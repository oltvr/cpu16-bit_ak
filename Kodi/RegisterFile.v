==> flow/design.v <==
`timescale 1ns / 1ps
module RegisterFile(
input wire[1:0] RS,
input wire[1:0] RT,
input wire[1:0] RD,
input wire[15:0] WriteData,
input wire RegWrite,
input wire Clock,
output reg[15:0] ReadRS,
output reg[15:0] ReadRT
    );
reg[15:0] Registers[3:0];
integer i;
initial 
begin
for(i=0;i<4;i=i+1)
   Registers[i] <= 16'd0; 
end 
always @(posedge Clock)
begin
if (RegWrite)
Registers[RD] <= WriteData;
end
 always @* begin
    ReadRS <= Registers[RS];
    ReadRT <= Registers[RT];
  end
endmodule
=== Reports on RegisterFile ===
Tool output for the design above, in the order of the flow.
Line numbers count from 1 in the design file above.
A cell with - has no value.

* Design top: RegisterFile
* Clock port: Clock
* Cell library: sky130hd
* Timing corner: tt_025C_1v80

=== Word-level counts ===
Yosys after proc, flatten, opt, wreduce and memory -nomap, before mapping. Enables and synchronous resets that opt folds into registers are not counted as muxes. Memory bits, and registers merged into a memory's read port (data or address), are not among the register bits. Print and check cells are not counted. Equal cells are merged and count once.
Memory sizes are those after Yosys's memory passes, which may raise the word count (mostly to a power of two), join words into wider ones and drop unused or constant bits.

* Divide/modulo/power cells: 0
* Eq/ne operators: 0
* Shifts and indexed selects: 0
* Reduce/logical cells: 0
* Order comparisons: 0
* Multipliers: 0
* $add $sub $neg: 0
* Bitwise gates (word level): 0
* Mux-type cells: 3

{| class="wikitable"
|+ Operators by type and width
! kind !! number
|-
| 16-bit 2-to-1 mux || 1
|-
| 2-bit 2-to-1 mux || 1
|-
| 1-bit 2-to-1 mux || 1
|}

* Cells after elaboration: 4
* Memory bits (writable): 64
* Output and inout bits: 32
* Bits in registers: 0
* Word width x clocked read ports: 0
* Latch bits: 0
* Bits in read-only memories: 0
* Memory cells: 1
* Bits of input ports: 24

{| class="wikitable"
|+ Memories
! name !! words !! width !! rd ports !! write ports !! line !! source
|-
| Registers || 4 || 16 || 2 || 1 || 12 || <nowiki>reg[15:0] Registers[3:0];</nowiki>
|}

=== Logic depth ===
Depth = most cells in a row (Yosys ltp): at word level without a register or memory, in the mapped netlist without a sequential cell, where the memories' decode and read muxes count.

* Depth in word-level cells: 1
* ABC_AREA: 0
* Gate-level depth with buffers: 3
* Gate-level depth less buffers: 1

=== After synthesis ===
The flow's flattened synthesis, as Yosys stat reports it; memories are mapped. The netlist is that of the ABC_AREA named above (0 if unset); the other value can give another one.

* Buffer cells: 8
* Flip-flop cells: 64
* Chip area (Yosys): 2,801.4 µm²
* Mapped cells: 108
* Area of sequential cells: 1,921.8 µm²

{| class="wikitable"
|+ Cells by type
! cell !! number
|-
| sky130_fd_sc_hd__edfxtp_1 || 64
|-
| sky130_fd_sc_hd__mux4_2 || 20
|-
| sky130_fd_sc_hd__mux4_1 || 12
|-
| sky130_fd_sc_hd__buf_12 || 2
|-
| sky130_fd_sc_hd__buf_6 || 2
|-
| sky130_fd_sc_hd__buf_2 || 4
|-
| sky130_fd_sc_hd__and3b_1 || 2
|-
| sky130_fd_sc_hd__nor3b_1 || 1
|-
| sky130_fd_sc_hd__and3_1 || 1
|}

=== Path before layout ===
OpenSTA on the mapped netlist: ideal clock, no wires. The path of least setup slack (recovery checks aside). Input and output delay are each 20% of the period. Register names are those of the netlist, which keeps one name where synthesis merged equal registers.

* Kind: in2reg
* Start point: in RD[1]
* End point: mem Registers[0][0]
* Input delay: 0.466 ns
* Clock period: 2.33 ns
* Arrival time: 1.719 ns
* Slack: 0.198 ns
* Data required time: 1.917 ns
* Buffers on the path: 0
* Stages: 1
* Path delay: 1.666 ns
* Period reached after synthesis: 2.132 ns

"path delay" = arrival - input delay + setup time.
"stages" counts driving pins, that of a launching flip-flop among them; a cell with two outputs on the path counts twice.
"period reached after synthesis" = period - worst setup slack (recovery checks aside). The figure is calculated, with input and output delays left at 20% of the set period.
The rows between start and end are the longest chain of elaborated cells between them; the timing report does not say that the signal goes this way. Where chains are equally long, one stands for them.
Each line given opens the expression or statement behind the cell; cells for indexed reads and writes are added by Yosys, which also makes memories of some case tables.

* Cell sequence: sky130_fd_sc_hd__nor3b_1
* Cells in the longest elaborated chain: 1
* Elaborated cells between the ends (all ways): 1
* Classes of those cells: mux (1)

{| class="wikitable"
|+ RTL lines, path after synthesis
! element !! line !! source
|-
| start: declaration || 5 || <nowiki>input wire[1:0] RD,</nowiki>
|-
| 2-bit 2-to-1 mux || 21 || <nowiki>if (RegWrite)</nowiki>
|-
| end: declaration || 12 || <nowiki>reg[15:0] Registers[3:0];</nowiki>
|}

=== Path in the finished layout ===
From the final timing report of stored run 1: the path of least setup slack in the routed layout; clock arrival at registers is part of the times.

* Kind: reg2out
* Start point: mem Registers[3][1]
* End point: out ReadRT[1]
* Stages: 3
* Buffers on the path: 1
* Arrival time: 1.42 ns
* Slack: -0.07 ns
* Output delay: 0.34 ns
* Data required time: 1.35 ns
* Clock period: 1.69 ns

The rows between start and end are the longest chain of elaborated cells between them; the timing report does not say that the signal goes this way. Where chains are equally long, one stands for them.
A memory read counts as a cell of the chain, while the word-level depth stops at memories.

* Cell sequence: sky130_fd_sc_hd__edfxtp_1 > sky130_fd_sc_hd__mux4_2 > sky130_fd_sc_hd__buf_6
* Cells in the longest elaborated chain: 1
* Elaborated cells between the ends (all ways): 1
* Classes of those cells: memory (1)

{| class="wikitable"
|+ RTL lines, path post-layout
! element !! line !! source
|-
| start: declaration || 12 || <nowiki>reg[15:0] Registers[3:0];</nowiki>
|-
| memory read 4 x 16 bit || 12 ||
|-
| end: declaration || 10 || <nowiki>output reg[15:0] ReadRT</nowiki>
|}

==> runs of RegisterFile <==
Top module RegisterFile; platform sky130hd; tools Yosys and OpenROAD; 2 stored runs in no particular order. Input and output delays are each 20% of the period that was set; the output load is 0.01 pF.
"period reached" is the run's clock period less its worst setup slack. It is reckoned from that one timing run; input and output delays stay at 20% of the period that was set.
"time used up by the worst setup path" means the part of the period allowed to the worst setup path (the constraints hold back 20% at inputs and 20% at outputs) less its slack; where the path has registers, the arrival times of their clocks count too.
"total power of the final layout" is the tool's figure for a default switching activity; nothing was simulated.

=== Stored run 1 ===
{| class="wikitable"
! Setting !! Value
|-
| period_ns || 1.69
|-
| CORE_UTILIZATION || 48
|-
| PLACE_DENSITY_LB_ADDON || 0.18
|-
| CELL_PAD_IN_SITES_DETAIL_PLACEMENT || 2
|-
| GPL_TIMING_DRIVEN || 0
|-
| CTS_CLUSTER_SIZE || 71
|-
| CTS_CLUSTER_DIAMETER || 37
|-
| MAX_ROUTING_LAYER || met5
|-
| CAP_MARGIN || 20
|-
| CORE_MARGIN || 2
|-
| SLEW_MARGIN || 20
|-
! Result !! Value
|-
| Die size || 6,463.4 µm²
|-
| Post-synthesis cell area || 2,801.4 µm²
|-
| Period reached || 1.762 ns
|-
| Setup slack of the worst path || -0.072 ns
|-
| Time used up by the worst setup path || 1.42 ns
|-
| Type of the worst setup path || reg2out
|-
| Utilization of the finished layout || 63.8%
|-
| Setup total negative slack || -0.681 ns
|-
| Worst-case hold slack || 0.632 ns
|-
| Standard-cell area of the final layout || 3,555.9 µm²
|-
| Total power of the final layout || 3.459 mW
|}

=== Stored run 2 ===
{| class="wikitable"
! Setting !! Value
|-
| period_ns || 2.14
|-
| CORE_UTILIZATION || 47
|-
| SETUP_SLACK_MARGIN || 0.47
|-
| PLACE_DENSITY_LB_ADDON || 0.22
|-
| CORE_MARGIN || 3
|-
| GPL_TIMING_DRIVEN || 0
|-
| CTS_CLUSTER_SIZE || 68
|-
| SLEW_MARGIN || 10
|-
| MAX_ROUTING_LAYER || met5
|-
| CAP_MARGIN || 20
|-
! Result !! Value
|-
| Die size || 6,923.1 µm²
|-
| Post-synthesis cell area || 2,801.4 µm²
|-
| Period reached || 1.807 ns
|-
| Setup slack of the worst path || 0.333 ns
|-
| Time used up by the worst setup path || 1.38 ns
|-
| Type of the worst setup path || reg2out
|-
| Utilization of the finished layout || 63.9%
|-
| Setup total negative slack || 0.000 ns
|-
| Worst-case hold slack || 0.743 ns
|-
| Standard-cell area of the final layout || 3,604.7 µm²
|-
| Total power of the final layout || 2.696 mW
|}
